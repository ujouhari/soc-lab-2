==> flow/design.v <==
`timescale 1ns / 1ns
module Counter_clocks( clk, rstb, baud_select,shifting, shift);
input clk, rstb;
input [3:0] baud_select;
input shifting;
output shift;
reg [18:0] counter;
wire [3:0] baud_select;
reg [18:0] clock_bits;
wire shift;
wire [1:0] sel;
assign sel = {shifting,shift};
assign shift = (counter == clock_bits);
always @ (*)
begin
	clock_bits = clock_bits;
case (baud_select)
	4'b0000: clock_bits = 166667;
	4'b0001: clock_bits = 41667;
	4'b0010: clock_bits = 20833;
	4'b0011: clock_bits = 10417;
	4'b0100: clock_bits = 5208;
	4'b0101: clock_bits = 2604;
	4'b0110: clock_bits = 1302;
	4'b0111: clock_bits = 868;
	4'b1000: clock_bits = 434;
	4'b1001: clock_bits = 217;
	4'b1010: clock_bits = 109;
	4'b1011: clock_bits = 54;
	default clock_bits = 5208;
	endcase
end
always @(posedge clk, negedge rstb)
if 		(!rstb) 
begin
	counter <= 18'b0;
end
else case (sel)
		2'b00: counter <= 18'b0 ;
		2'b01: counter <= 18'b0 ;
		2'b10: counter <= counter + 1;
		2'b11: counter <= 18'b0;
		default counter <= counter;
endcase
endmodule
* Tool chain data of Counter_clocks
The steps from the RTL of Counter_clocks to its reports follow in flow order.
Lines are those of the file above, counted from 1.
Cell names lack the library's common part.
A cell with - has no value.
- Top :: Counter_clocks
- Clock :: clk
- Cell library :: sky130hd
- Timing corner :: tt_025C_1v80

* Elaborated design
Yosys after proc, flatten, opt, wreduce and memory -nomap, before mapping. Enables and synchronous resets that opt folds into registers are not counted as muxes. Memory bits, and registers merged into a memory's read port (data or address), are not among the register bits. Print and check cells are not counted. Equal cells are merged and count once.
Memory sizes are those after Yosys's memory passes, which may raise the word count (mostly to a power of two), join words into wider ones and drop unused or constant bits.
- Add/subtract/negate cells :: 1
- Equal/unequal tests :: 4
- Mux-type cells :: 1
- Reduce/logical cells :: 2
** Operators by type and width (number)
- 19-bit parallel mux with 2-bit select :: 1
- 19-bit by 1-bit adder with 19-bit output with constant B :: 1
- 19-bit equality test :: 1
- 2-bit equality test with constant B :: 2
- 3-bit OR reduction :: 1
- 2-bit by 1-bit equality test with 1-bit output with constant B :: 1
- 2-bit zero test :: 1
- Register bits after elaboration :: 19
- Bits in read-only memories :: 272
- Memories kept :: 1
- Input port bits :: 7
- Output and inout port bits :: 1
** Memories
- (no name shown) :: words 16, width 17, rd ports 1, wr ports 0, line 17 : case (baud_select)

* Longest topological paths
Depth = most cells in a row (Yosys ltp): at word level without a register or memory, in the mapped netlist without a sequential cell, where the memories' decode and read muxes count.
- Depth in word-level cells :: 4
- ABC_AREA :: 0
- Gate-level depth with buffers :: 11
- Mapped depth without buffers :: 8

* Synthesis result
Yosys stat after the flow's synthesis: flattened, memories mapped to cells. It holds for the ABC_AREA given above (unset counts as 0); a run with the other value may have another netlist.
The area totals of this step are shown rounded.
** Cell types
- dfrtp_1 :: number 19, area in all 475.456 µm²
- xnor2_1 :: number 16, area in all 140.134 µm²
- nand2_1 :: number 27, area in all 101.347 µm²
- ha_1 :: number 7, area in all 87.584 µm²
- nor2_1 :: number 21, area in all 78.826 µm²
- nor2_2 :: number 11, area in all 68.816 µm²
- xor2_1 :: number 7, area in all 61.309 µm²
- o21ai_0 :: number 10, area in all 50.048 µm²
- a21oi_1 :: number 9, area in all 45.043 µm²
- inv_1 :: number 10, area in all 37.536 µm²
- nand3_1 :: number 7, area in all 35.034 µm²
- buf_6 :: number 3, area in all 33.782 µm²
- nand4_1 :: number 5, area in all 31.28 µm²
- clkbuf_1 :: number 8, area in all 30.029 µm²
- mux2i_1 :: number 3, area in all 30.029 µm²
- nor3b_1 :: number 4, area in all 30.029 µm²
- o2111ai_1 :: number 3, area in all 26.275 µm²
- and3_1 :: number 4, area in all 25.024 µm²
Not listed: further types 37, cells in them 55.
- Standard cells after synthesis :: 229
- Chip area (Yosys) :: 1830 µm²
- Mapped flip-flops :: 19
- Buffer cells :: 17

* Timing after synthesis
OpenSTA on the mapped netlist: ideal clock, no wires. The path of least setup slack (recovery checks aside). Input and output delay are each 20% of the period. Register names are those of the netlist, which keeps one name where synthesis merged equal registers.
- Path type :: input to output
- Start :: input port baud_select[1]
- End :: output port shift
- Clock period :: 3.25 ns
- External input delay :: 0.650 ns
- Output delay :: 0.650 ns
- Data arrival time :: 2.296 ns
- Slack :: 0.304 ns
- Path delay :: 1.646 ns
- Stages on the path :: 9
- Period reached after synthesis :: 2.946 ns
"path delay" is the arrival time less input delay plus setup time.
At an output port there is no setup time.
"stages on the path": output pins that drive a net of the path, with the launching flip-flop's if there is one; two outputs of one cell count as two.
"period reached after synthesis" = period - worst setup slack (recovery checks aside). The figure is calculated, with input and output delays left at 20% of the set period.
The rows between start and end are the longest chain of elaborated cells between them; the timing report does not say that the signal goes this way. Where chains are equally long, one stands for them.
A line is the first line of the expression or statement that the cell stems from. Yosys adds cells for indexed reads and writes and turns some case tables into memories.
A memory read counts as a cell of the chain, while the word-level depth stops at memories.
- Path through :: buf_2 -> inv_1 -> ha_1 -> nor3_1 -> a21oi_1 -> nor4bb_1 -> a31oi_1 -> and4b_1 -> and3_1
- Cells in the longest elaborated chain :: 2
- Elaborated cells on any way between the ends :: 2
- Source lines of those cells :: 2
** RTL lines, path post-synthesis
- start, declared :: line 4 : input [3:0] baud_select;
- memory read 16 x 17 bit :: line 17 : case (baud_select)
- 19-bit equality test :: line 13 : assign shift = (counter == clock_bits);
- end, declared :: line 6 : output shift;

* Worst path after layout
From the final timing report of run 1: the path of least setup slack in the routed layout; clock arrival at registers is part of the times.
- Path type :: input to output
- Start :: input port baud_select[1]
- End :: output port shift
- Clock period :: 2.37 ns
- External input delay :: 0.47 ns
- Output delay :: 0.47 ns
- Data arrival time :: 2.37 ns
- Slack :: -0.47 ns
- Stages on the path :: 11
The rows between start and end are the longest chain of elaborated cells between them; the timing report does not say that the signal goes this way. Where chains are equally long, one stands for them.
A memory read counts as a cell of the chain, while the word-level depth stops at memories.
- Path through :: buf_12 -> buf_12 -> inv_8 -> ha_4 -> buf_8 -> buf_8 -> xor2_1 -> a31oi_1 -> o32ai_4 -> and3_4 -> buf_6
- Cells in the longest elaborated chain :: 2
- Elaborated cells on any way between the ends :: 2
- Source lines of those cells :: 2
** RTL lines, path post-layout
- start, declared :: line 4 : input [3:0] baud_select;
- memory read 16 x 17 bit :: line 17 : case (baud_select)
- 19-bit equality test :: line 13 : assign shift = (counter == clock_bits);
- end, declared :: line 6 : output shift;

Data sheet: physical implementation of Counter_clocks

Record of 2 stored runs of the RTL-to-layout flow on Counter_clocks, platform sky130hd. The runs are unordered. Constraints: input delay and output delay 20% of the set period each, output load 0.01 pF.
"worst path time" is the time allowed to the run's worst setup path (the clock period less input and output delay, where it has them) less its slack. Clock arrival times count: a late capture clock shortens it, a late launch clock lengthens it.
"total power of the final layout": no workload was simulated; the value follows from the tool's default switching activity.
Measured values are rounded.

* Run 1
** Files
==> flow/run.sh <==
#!/bin/bash
# the make line also repeats the synthesis and layout settings of config.mk as NAME=value (left out here)
make -C /OpenROAD-flow-scripts/flow DESIGN_CONFIG=/design/flow/config.mk WORK_HOME=/design/flow/orfs CLKGATE_MAP_FILE= finish
==> flow/config.mk <==
export PLATFORM = sky130hd
export DESIGN_NAME = Counter_clocks
export DESIGN_NICKNAME = Counter_clocks
export VERILOG_FILES = /design/flow/design.v
export SDC_FILE = /design/flow/constraint.sdc
export NUM_CORES = 4
export LEC_CHECK = 0
export CAP_MARGIN = 20
export CELL_PAD_IN_SITES_DETAIL_PLACEMENT = 1
export CELL_PAD_IN_SITES_GLOBAL_PLACEMENT = 1
export CORE_MARGIN = 9
export CORE_UTILIZATION = 50
export CTS_CLUSTER_DIAMETER = 23
export GPL_ROUTABILITY_DRIVEN = 1
export GPL_TIMING_DRIVEN = 0
export HOLD_SLACK_MARGIN = 0.11
export MAX_ROUTING_LAYER = met4
export PLACE_DENSITY_LB_ADDON = 0.08
export SETUP_SLACK_MARGIN = 0.08
export SLEW_MARGIN = 0
==> flow/constraint.sdc <==
create_clock -name core_clock -period 2.37 [get_ports {clk}]
set_input_delay 0.4740 -clock core_clock [delete_from_list [all_inputs] [get_ports {clk}]]
set_output_delay 0.4740 -clock core_clock [all_outputs]
set_load 0.01 [all_outputs]
** Results
- Synthesis area :: 1830 µm²
- Area inside the die boundary :: 6170 µm²
- Standard-cell area after layout :: 2450 µm²
- Utilization after layout :: 0.711
- Worst slack on setup checks :: -0.472 ns
- Smallest hold slack :: 0.550 ns
- Total power of the final layout :: 0.000862 W
- Worst path time :: 1.89 ns
- Worst setup path kind :: input to output

* Run 2
** Files
==> flow/run.sh <==
#!/bin/bash
# the make line also repeats the synthesis and layout settings of config.mk as NAME=value (left out here)
make -C /OpenROAD-flow-scripts/flow DESIGN_CONFIG=/design/flow/config.mk WORK_HOME=/design/flow/orfs CLKGATE_MAP_FILE= finish
==> flow/config.mk <==
export PLATFORM = sky130hd
export DESIGN_NAME = Counter_clocks
export DESIGN_NICKNAME = Counter_clocks
export VERILOG_FILES = /design/flow/design.v
export SDC_FILE = /design/flow/constraint.sdc
export NUM_CORES = 4
export LEC_CHECK = 0
export CAP_MARGIN = 20
export CORE_ASPECT_RATIO = 0.89
export CORE_MARGIN = 2
export CORE_UTILIZATION = 46
export CTS_CLUSTER_DIAMETER = 351
export HOLD_SLACK_MARGIN = 0.26
export MIN_ROUTING_LAYER = met1
export PLACE_DENSITY = 0.52
export SETUP_SLACK_MARGIN = 0.29
export SLEW_MARGIN = 25
==> flow/constraint.sdc <==
create_clock -name core_clock -period 2.69 [get_ports {clk}]
set_input_delay 0.5380 -clock core_clock [delete_from_list [all_inputs] [get_ports {clk}]]
set_output_delay 0.5380 -clock core_clock [all_outputs]
set_load 0.01 [all_outputs]
** Results
- Synthesis area :: 1830 µm²
- Area inside the die boundary :: 4500 µm²
- Standard-cell area after layout :: 2720 µm²
- Utilization after layout :: 0.719
- Worst slack on setup checks :: -0.012 ns
- Smallest hold slack :: 0.594 ns
- Total power of the final layout :: 0.000735 W
- Worst path time :: 1.63 ns
- Worst setup path kind :: input to output
